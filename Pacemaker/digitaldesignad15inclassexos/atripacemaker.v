==> flow/design.v <==
`timescale 1ns / 1ps
module atripacemaker(
    input clk,
    input rst,
    input sa,
    input sv,
    output pa,
    output pv
    );
	 parameter ResetTimerA 	= 3'b000;
	 parameter WaitA 			= 3'b001;
	 parameter PaceA 			= 3'b010;
	 parameter ResetTimerV 	= 3'b011;
	 parameter WaitV 			= 3'b100;
	 parameter PaceV 			= 3'b101;
	 reg [2:0] STATE, NXT_STATE;
	 reg [4:0] TimerA, TimerV;
	 wire ta, tv;
	 wire za, zv;
	 assign za = (TimerA == 0);
	 assign zv = (TimerV == 0);
	 always @ (posedge clk) begin
		if(rst|ta) 
			TimerA <= 25;   
		else 
			TimerA <= TimerA - 1;
	 end
	 always @ (posedge clk) begin
		if(rst|tv) 
			TimerV <= 25;   
		else 
			TimerV <= TimerV - 1;	
	 end
	 assign ta = (STATE == ResetTimerA);
	 assign tv = (STATE == ResetTimerV);
	 assign pa = (STATE == PaceA);
	 assign pv = (STATE == PaceV)? 1'b1 : 1'b0;
	 always @ * begin
		case (STATE) 
			ResetTimerA: NXT_STATE = WaitA;  
			WaitA: begin
						if(sa)
							NXT_STATE = ResetTimerV;
						else if (~sa & za)
							NXT_STATE = PaceA;
						else
							NXT_STATE = WaitA;
					 end
			PaceA: NXT_STATE = ResetTimerV;
			ResetTimerV: NXT_STATE = WaitV;
			WaitV: NXT_STATE = (sv) ? ResetTimerA : 
									 (~sv & zv) ? PaceV :
									              WaitV ;
			PaceV: NXT_STATE = ResetTimerA;
			default : NXT_STATE = ResetTimerA;
		endcase
	 end
	 always @ (posedge clk) begin
		if (rst)
			STATE <= ResetTimerA;
		else
			STATE <= NXT_STATE;
	 end
endmodule
# --- From RTL to reports: atripacemaker ---
# What the tools print for atripacemaker, step after step.
# Line numbers count from 1 in the design file above.
# Operators: Yosys type, input widths -> output width; for muxes data width and select width s.
inputs:
  top: "atripacemaker"
  clock: "clk"
  library: "sky130hd"
  lib_corner: "tt_025C_1v80"

# --- Word-level counts ---
# Source: Yosys, flattened and elaborated, memories not mapped. Widths are those after wreduce; folded enables and synchronous resets count as part of the registers. Registers that Yosys merges into a memory's read port (data or address) are not register bits. Print and check cells do not count. Equal cells are merged and count once.
classes:
  add_sub_neg: 2
  eq_ne: 5
  n_mux: 6
  n_logic: 6
  n_reduce_logical: 3
ops:
  columns: ["operator", "count"]
  rows:
  - ["$pmux 3 s5", 1]
  - ["$sub 5x1->5 const B", 2]
  - ["$logic_not 5->1", 2]
  - ["$eq 3x2->1 const B", 2]
  - ["$eq 3x3->1 const B", 2]
  - ["$mux 2", 2]
  - ["$eq 3x1->1 const B", 1]
  - ["$logic_not 3->1", 1]
  - ["$mux 3", 1]
  - ["$and 1x1->1", 2]
  - ["$or 1x1->1", 2]
  - ["$not 1->1", 2]
  - ["$mux 1", 2]
word_totals:
  ff_bits: 13
  input_bits: 4
  wordCells: 25

# --- Depth ---
# Depth = most cells in a row (Yosys ltp): at word level without a register or memory, in the mapped netlist without a sequential cell, where the memories' decode and read muxes count.
depth:
  depth_word: 5
  ABC_AREA: 0
  ltp_mapped: 4
  ltp_nobuf: 4

# --- After synthesis ---
# Source: synth_stat.txt of the flow (Yosys; design flattened, memories mapped). It holds for the ABC_AREA given above (unset counts as 0); a run with the other value may have another netlist.
# Totals and module areas in this step are rounded.
mapped:
  cell_count: 63
  area_um2: 650
  ffs: 16
by_type:
  columns: ["cell", "count", "type_area_um2"]
  rows:
  - ["sky130_fd_sc_hd__dfxtp_1", 16, 320.307]
  - ["sky130_fd_sc_hd__ha_1", 4, 50.048]
  - ["sky130_fd_sc_hd__nor3_1", 6, 30.029]
  - ["sky130_fd_sc_hd__nor3b_1", 4, 30.029]
  - ["sky130_fd_sc_hd__and4bb_2", 2, 25.024]
  - ["sky130_fd_sc_hd__inv_1", 6, 22.522]
  - ["sky130_fd_sc_hd__mux2i_1", 2, 20.019]
  - ["sky130_fd_sc_hd__nor4b_1", 2, 17.517]
  - ["sky130_fd_sc_hd__or3b_1", 2, 17.517]
  - ["sky130_fd_sc_hd__xnor2_1", 2, 17.517]
  - ["sky130_fd_sc_hd__o31ai_1", 2, 15.014]
  - ["sky130_fd_sc_hd__or4_1", 2, 15.014]
  - ["sky130_fd_sc_hd__o22ai_1", 2, 12.512]
  - ["sky130_fd_sc_hd__nor2_1", 3, 11.261]
  - ["sky130_fd_sc_hd__buf_2", 2, 10.01]
  - ["sky130_fd_sc_hd__nand3_1", 2, 10.01]
  - ["sky130_fd_sc_hd__a211o_1", 1, 8.758]
  - ["sky130_fd_sc_hd__nand2_1", 2, 7.507]
  - ["sky130_fd_sc_hd__a21oi_1", 1, 5.005]

# --- Timing after synthesis ---
# OpenSTA on the mapped netlist: ideal clock, no wires. The path of least setup slack (recovery checks aside). Input and output delay are each 20% of the period. Register names are those of the netlist, which keeps one name where synthesis merged equal registers.
synth_path:
  kind: "reg-to-reg"
  from: "register (name not given)"
  to: "register STATE"
  clock_period_ns: 1.76
  setup_time_ns: 0.061
  t_arrival_ns: 0.995
  path_slack_ns: 0.704
  delay_ns: 1.056
  driving_pins: 5
  path_buffers: 0
  period_less_setup_slack_ns: 1.056
# "delay_ns" is the arrival time less input delay plus setup time.
# "driving_pins": output pins that drive a net of the path, with the launching flip-flop's if there is one; two outputs of one cell count as two.
# "period_less_setup_slack_ns" = period - worst setup slack (recovery checks aside). The figure is calculated, with input and output delays left at 20% of the set period.
# Where an end lacks its bit number, it is one bit of the signal, or one of the new flip-flops if synthesis recoded a state register.
synth_between:
  path_cell_list: "sky130_fd_sc_hd__dfxtp_1 -> sky130_fd_sc_hd__inv_1 -> sky130_fd_sc_hd__ha_1 -> sky130_fd_sc_hd__nor4b_1 -> sky130_fd_sc_hd__and4bb_2"
synth_rtl:
  columns: ["element", "line", "rtl"]
  rows:
  - ["end: assignment", 60, "STATE <= ResetTimerA;"]
  - ["end: assignment", 62, "STATE <= NXT_STATE;"]
  - ["end: declaration", 16, "reg [2:0] STATE, NXT_STATE;"]
# No chain of elaborated cells between the ends is given.

# --- Timing after layout ---
# From the final timing report of job 1: the path of least setup slack in the routed layout; clock arrival at registers is part of the times.
layout_path:
  kind: "reg-to-reg"
  from: "register TimerV[0]"
  to: "register TimerV[4]"
  clock_period_ns: 0.612
  setup_time_ns: 0.08
  t_arrival_ns: 1.30
  path_slack_ns: -0.48
  driving_pins: 5
  path_buffers: 0
# Between the ends stands the longest chain of elaborated cells between them, by number of cells; it is not shown to be the way that was timed. Of several equally long chains one is given.
# Each line given opens the expression or statement behind the cell; cells for indexed reads and writes are added by Yosys, which also makes memories of some case tables.
layout_between:
  path_cell_list: "sky130_fd_sc_hd__dfxtp_2 -> sky130_fd_sc_hd__inv_4 -> sky130_fd_sc_hd__ha_4 -> sky130_fd_sc_hd__nor3b_4 -> sky130_fd_sc_hd__mux2i_1"
  elab_chain_cells: 1
layout_rtl:
  columns: ["element", "line", "rtl"]
  rows:
  - ["start: declaration", 17, "reg [4:0] TimerA, TimerV;"]
  - ["start: assignment", 30, "TimerV <= 25;"]
  - ["start: assignment", 32, "TimerV <= TimerV - 1;"]
  - ["$sub 5x1->5", 32, null]
  - ["end: assignment", 30, null]
  - ["end: assignment", 32, null]
  - ["end: declaration", 17, null]

# Record of 2 stored runs of the RTL-to-layout flow on atripacemaker, platform sky130hd. The runs are unordered. Constraints: input delay and output delay 20% of the set period each, output load 0.01 pF.
# The measured numbers are rounded.
runs:
  - name: "job 1"
    settings:
      period_ns: 0.612
      CORE_UTILIZATION: 49
      SETUP_SLACK_MARGIN: 0.03
      PLACE_DENSITY: 0.85
      CORE_MARGIN: 5
      GPL_TIMING_DRIVEN: 1
      GPL_ROUTABILITY_DRIVEN: 1
      CAP_MARGIN: 40
      SLEW_MARGIN: 20
    results:
      synth_area_um2: 650
      timing.hold.ws_ns: 0.15
      post_route_stdcell_area_um2: 1000
      die_um2: 2100
      worst_setup_slack_ns: -0.48
      final_setup_tns_ns: -5.3
  - name: "job 2"
    settings:
      period_ns: 1.12
      CORE_UTILIZATION: 30
      PLACE_DENSITY_LB_ADDON: 0.25
      CORE_MARGIN: 10
      GPL_ROUTABILITY_DRIVEN: 1
      MAX_ROUTING_LAYER: "met4"
      CAP_MARGIN: 20
      SLEW_MARGIN: 20
    results:
      die_um2: 4400
      worst_setup_slack_ns: 0.017
      synth_area_um2: 650
      final_setup_tns_ns: 0.000
      post_route_stdcell_area_um2: 880
      timing.hold.ws_ns: 0.47
