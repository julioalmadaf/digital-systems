==> flow/design.v <==
`timescale 1ns / 1ps
module FP(
input [5:0] pillc,
input start,  
input clk,
input rst,  
output [15:0]countp  
    );
wire [5:0] outrega;
wire [15:0] outregb;
wire [5:0] outctr;
wire [15:0] sum;
wire changenum;
regi rega(.clk(clk),.rst(rst),.D(pillc),.Q(outrega));
ctr ctr1(.clk(clk),.rst(rst),.en(start),.rega(outrega),.count(outctr));
assign changenum= (pillc==outrega);
adder adder1 (.a(outctr),.b(outregb),.c(sum));
regib regb(.clk(clk),.rst(rst),.en(start),.D(sum),.changenum(changenum),.Q(outregb)); 
assign countp= outregb;
endmodule
module adder (
	input [5:0]a,
	input [15:0] b,
	output [15:0]c);
	assign c= a+b;
	endmodule
module regi(
    input clk,
    input rst,
    input [5:0] D,
    output reg [5:0] Q
    );
	always @ (posedge clk) begin
		if (rst)   
			Q <= 0;
		else 
			Q <= D;
	end		
endmodule
module regib(
    input clk,
    input rst,
	 input en,
    input [15:0] D,
	 input changenum,
    output reg [15:0] Q
    );
	always @ (posedge clk) begin
		if (rst|~changenum)  
			Q <= 0;
		else if(en)
			Q <= D;
	end		
endmodule
module ctr(
    input clk,
    input rst,
	 input en,
	 input [5:0] rega,
    output reg [5:0] count
    );
	reg [5:0] Z; 
	wire oconvb;
	always @ * begin  
		if (en&(~oconvb))
		Z= count + 1;
		else
		Z=count;
	end
	assign oconvb = en&(count == rega); 
	always @ (posedge clk) begin  
		if (rst | oconvb)
		count <= 0;
		else if(en)
		count <= Z;
	end
endmodule
* From RTL to reports: FP
Tool output for the design above, in the order of the flow.
Line numbers count from 1 in the design file above.
Library cell names are shortened.
The mark -- stands for no value.
- Top :: FP
- Clock :: clk
- Standard-cell library :: sky130hd
- Library corner :: tt_025C_1v80

* Word-level counts
Source: Yosys, flattened and elaborated, memories not mapped. Widths are those after wreduce. Registers that Yosys merges into a memory's read port (data or address) are not register bits. Print and check cells do not count. Equal cells are merged and count once.
- Input bits :: 9
- Word-level cells :: 14
- Flip-flop bits (word level) :: 28
- Output and inout port bits :: 16
- Reduce/logical cells :: 1
- $add $sub $neg :: 2
- Eq/ne operators :: 2
- Bitwise gates (word level) :: 6
** Operators by type and width (number)
- adder 6 x 16 -> 16 bit :: 1
- == test 6 bit :: 2
- adder 6 x 1 -> 6 bit with constant B :: 1
- bitwise AND 1 bit :: 2
- bitwise OR 1 bit :: 2
- inverter 1 bit :: 2
- AND reduction 2 bit :: 1

* Longest topological paths
Yosys ltp: most cells in a row. Word level: on the elaborated netlist, between registers, memories and ports. Mapped: between sequential cells and ports; inverters and the memories' decode and read muxes count.
- Depth in word-level cells :: 5
- ABC_AREA :: 0
- Depth in mapped cells :: 6
- Gate-level depth less buffers :: 6

* After synthesis
The flow's flattened synthesis, as Yosys stat reports it; memories are mapped. The netlist is that of the ABC_AREA named above (0 if unset); the other value can give another one.
- Standard cells after synthesis :: 180
- Sequential part of the area :: 0.0005605 mm²
- Flip-flop cells :: 28
- Buffer cells :: 6
- Cell area after synthesis :: 0.0015452 mm²
** Cells by type
- dfxtp_1 :: number 28, total area 560.538 µm²
- ha_1 :: number 7, total area 87.584 µm²
- mux2i_1 :: number 8, total area 80.077 µm²
- nand3_1 :: number 16, total area 80.077 µm²
- a21oi_1 :: number 13, total area 65.062 µm²
- xnor2_1 :: number 7, total area 61.309 µm²
- nand2_1 :: number 16, total area 60.058 µm²
- xor2_1 :: number 6, total area 52.55 µm²
- o21ai_0 :: number 8, total area 40.038 µm²
- nor2b_1 :: number 6, total area 37.536 µm²
- or3_1 :: number 6, total area 37.536 µm²
- o2111ai_1 :: number 4, total area 35.034 µm²
- nand4_1 :: number 5, total area 31.28 µm²
- nand3b_1 :: number 4, total area 30.029 µm²
- o211ai_1 :: number 4, total area 30.029 µm²
- nor2_1 :: number 7, total area 26.275 µm²
- a21o_1 :: number 3, total area 22.522 µm²
- fa_1 :: number 1, total area 20.019 µm²
Not listed: further types 16, cells in them 31.
The figures by module come from a second, unflattened synthesis with its own total; it is not the netlist above.
- Cell total of the unflattened synthesis :: 175
- Area (unflattened synthesis) :: 0.0016553 mm²
Rows give one instance, submodules left out.
** Modules
- regib :: cells 53, area 0.0005943 mm², sequential area 0.0003203 mm², instances 1
- adder :: cells 67, area 0.0004817 mm², sequential area 0 mm², instances 1
- ctr :: cells 35, area 0.0003528 mm², sequential area 0.0001201 mm², instances 1
- regi :: cells 12, area 0.0001577 mm², sequential area 0.0001201 mm², instances 1
- FP :: cells 8, area 0.0000688 mm², sequential area 0 mm², instances 1

* Timing after synthesis
Path of least setup slack by OpenSTA after synthesis, without wires, with an ideal clock, recovery checks aside; 20% of the period is set as input and as output delay. Where synthesis merged equal registers, the netlist keeps one of their names.
- Kind :: register to register
- Start :: register regb.Q[0]
- End :: register regb.Q[14]
- Path slack :: 2.151 ns
- Data arrival time :: 1.767 ns
- Stages on the path :: 7
- Required time :: 3.918 ns
- Path buffers :: 0
- Period :: 4.05 ns
- Path delay :: 1.899 ns
- Launch time at the first pin :: 0.000 ns
- Library setup time :: 0.132 ns
- Synthesis period reached :: 1.899 ns
"path delay" is the arrival time less input delay plus setup time.
"stages on the path" counts driving pins, that of a launching flip-flop among them; a cell with two outputs on the path counts twice.
"synthesis period reached" is the clock period less the worst setup slack; recovery checks do not enter. This is arithmetic on one report: input and output delays are still those of the set period (20% each).
The rows between start and end are the longest chain of elaborated cells between them; the timing report does not say that the signal goes this way. Where chains are equally long, one stands for them.
Each line given opens the expression or statement behind the cell; cells for indexed reads and writes are added by Yosys, which also makes memories of some case tables.
- Path through :: dfxtp_1 -> ha_1 -> fa_1 -> a21o_1 -> a221oi_2 -> or4_1 -> a21oi_1
- Cells in the longest elaborated chain :: 1
- Elaborated cells between the ends (all ways) :: 1
- Classes of those cells :: add/sub: 1
** RTL lines, path after synthesis
- from (decl) :: line 46 : output reg [15:0] Q
- from (assign) :: line 50 : Q <= 0;
- from (assign) :: line 52 : Q <= D;
- adder 6 x 16 -> 16 bit :: line 25 : assign c= a+b;
- to (assign) :: line 50
- to (assign) :: line 52
- to (decl) :: line 46

* Worst path after layout
Path of least setup slack in the final report of stored run 1 (OpenROAD, finished layout, wires in). Where an end is a register, its clock arrival counts in the times.
- Kind :: register to register
- Start :: register regb.Q[0]
- End :: register regb.Q[14]
- Path slack :: 0.06 ns
- Period :: 1.93 ns
- Data arrival time :: 2.08 ns
- Library setup time :: 0.06 ns
- Path buffers :: 1
- Required time :: 2.14 ns
- Stages on the path :: 8
- Launch time at the first pin :: 0.27 ns
The rows between start and end are the longest chain of elaborated cells between them; the timing report does not say that the signal goes this way. Where chains are equally long, one stands for them.
- Path through :: dfxtp_2 -> ha_4 -> fa_2 -> a21o_1 -> a221oi_2 -> buf_4 -> or4_1 -> a21oi_2
- Cells in the longest elaborated chain :: 1
- Elaborated cells between the ends (all ways) :: 1
- Classes of those cells :: add/sub: 1
** RTL lines, path after layout
- from (decl) :: line 46 : output reg [15:0] Q
- from (assign) :: line 50 : Q <= 0;
- from (assign) :: line 52 : Q <= D;
- adder 6 x 16 -> 16 bit :: line 25 : assign c= a+b;
- to (assign) :: line 50
- to (assign) :: line 52
- to (decl) :: line 46

Wiki page: FP / flow data

Measured data: module FP, platform sky130hd, 2 stored runs of the flow under differing settings, order arbitrary. Input and output delays are each 20% of the period that was set; the output load is 0.01 pF.
"time used up by the worst setup path": the worst setup path's part of the clock period (all of it between registers, 20% less for each end at a port) less its slack. A launch clock that arrives late makes it longer, a capture clock that arrives late makes it shorter.
"total power of the final layout": no workload was simulated; the value follows from the tool's default switching activity.

* Stored run 1
** Files
==> flow/run.sh <==
#!/bin/bash
# the make line also repeats the synthesis and layout settings of config.mk as NAME=value (left out here)
make -C /OpenROAD-flow-scripts/flow DESIGN_CONFIG=/design/flow/config.mk WORK_HOME=/design/flow/orfs CLKGATE_MAP_FILE= finish
==> flow/config.mk <==
export PLATFORM = sky130hd
export DESIGN_NAME = FP
export DESIGN_NICKNAME = FP
export VERILOG_FILES = /design/flow/design.v
export SDC_FILE = /design/flow/constraint.sdc
export NUM_CORES = 4
export LEC_CHECK = 0
export CAP_MARGIN = 20
export CORE_MARGIN = 2
export CORE_UTILIZATION = 40
export SETUP_SLACK_MARGIN = -0.0
export SLEW_MARGIN = 20
==> flow/constraint.sdc <==
create_clock -name core_clock -period 1.93 [get_ports {clk}]
set_input_delay 0.3860 -clock core_clock [delete_from_list [all_inputs] [get_ports {clk}]]
set_output_delay 0.3860 -clock core_clock [all_outputs]
set_load 0.01 [all_outputs]
** Results
- Setup slack of the critical path :: 0.059 ns
- Area inside the die boundary :: 0.0043765 mm²
- Setup TNS :: 0.000 ns
- Total power of the final layout :: 0.001081 W
- Standard-cell area after layout :: 0.0020782 mm²
- Time used up by the worst setup path :: 1.87 ns
- Critical path type :: register to register
- Netlist area reported by Yosys :: 0.0015452 mm²
- Worst hold slack after layout :: 0.508 ns

* Stored run 2
** Files
==> flow/run.sh <==
#!/bin/bash
# the make line also repeats the synthesis and layout settings of config.mk as NAME=value (left out here)
make -C /OpenROAD-flow-scripts/flow DESIGN_CONFIG=/design/flow/config.mk WORK_HOME=/design/flow/orfs CLKGATE_MAP_FILE= finish
==> flow/config.mk <==
export PLATFORM = sky130hd
export DESIGN_NAME = FP
export DESIGN_NICKNAME = FP
export VERILOG_FILES = /design/flow/design.v
export SDC_FILE = /design/flow/constraint.sdc
export NUM_CORES = 4
export LEC_CHECK = 0
export CAP_MARGIN = 15
export CELL_PAD_IN_SITES_GLOBAL_PLACEMENT = 2
export CORE_MARGIN = 4
export CORE_UTILIZATION = 55
export CTS_CLUSTER_DIAMETER = 305
export GPL_TIMING_DRIVEN = 0
export SETUP_SLACK_MARGIN = 0.15
export SLEW_MARGIN = 20
export TNS_END_PERCENT = 85
==> flow/constraint.sdc <==
create_clock -name core_clock -period 3.16 [get_ports {clk}]
set_input_delay 0.6320 -clock core_clock [delete_from_list [all_inputs] [get_ports {clk}]]
set_output_delay 0.6320 -clock core_clock [all_outputs]
set_load 0.01 [all_outputs]
** Results
Not finished: placement ended with error GPL-0301.
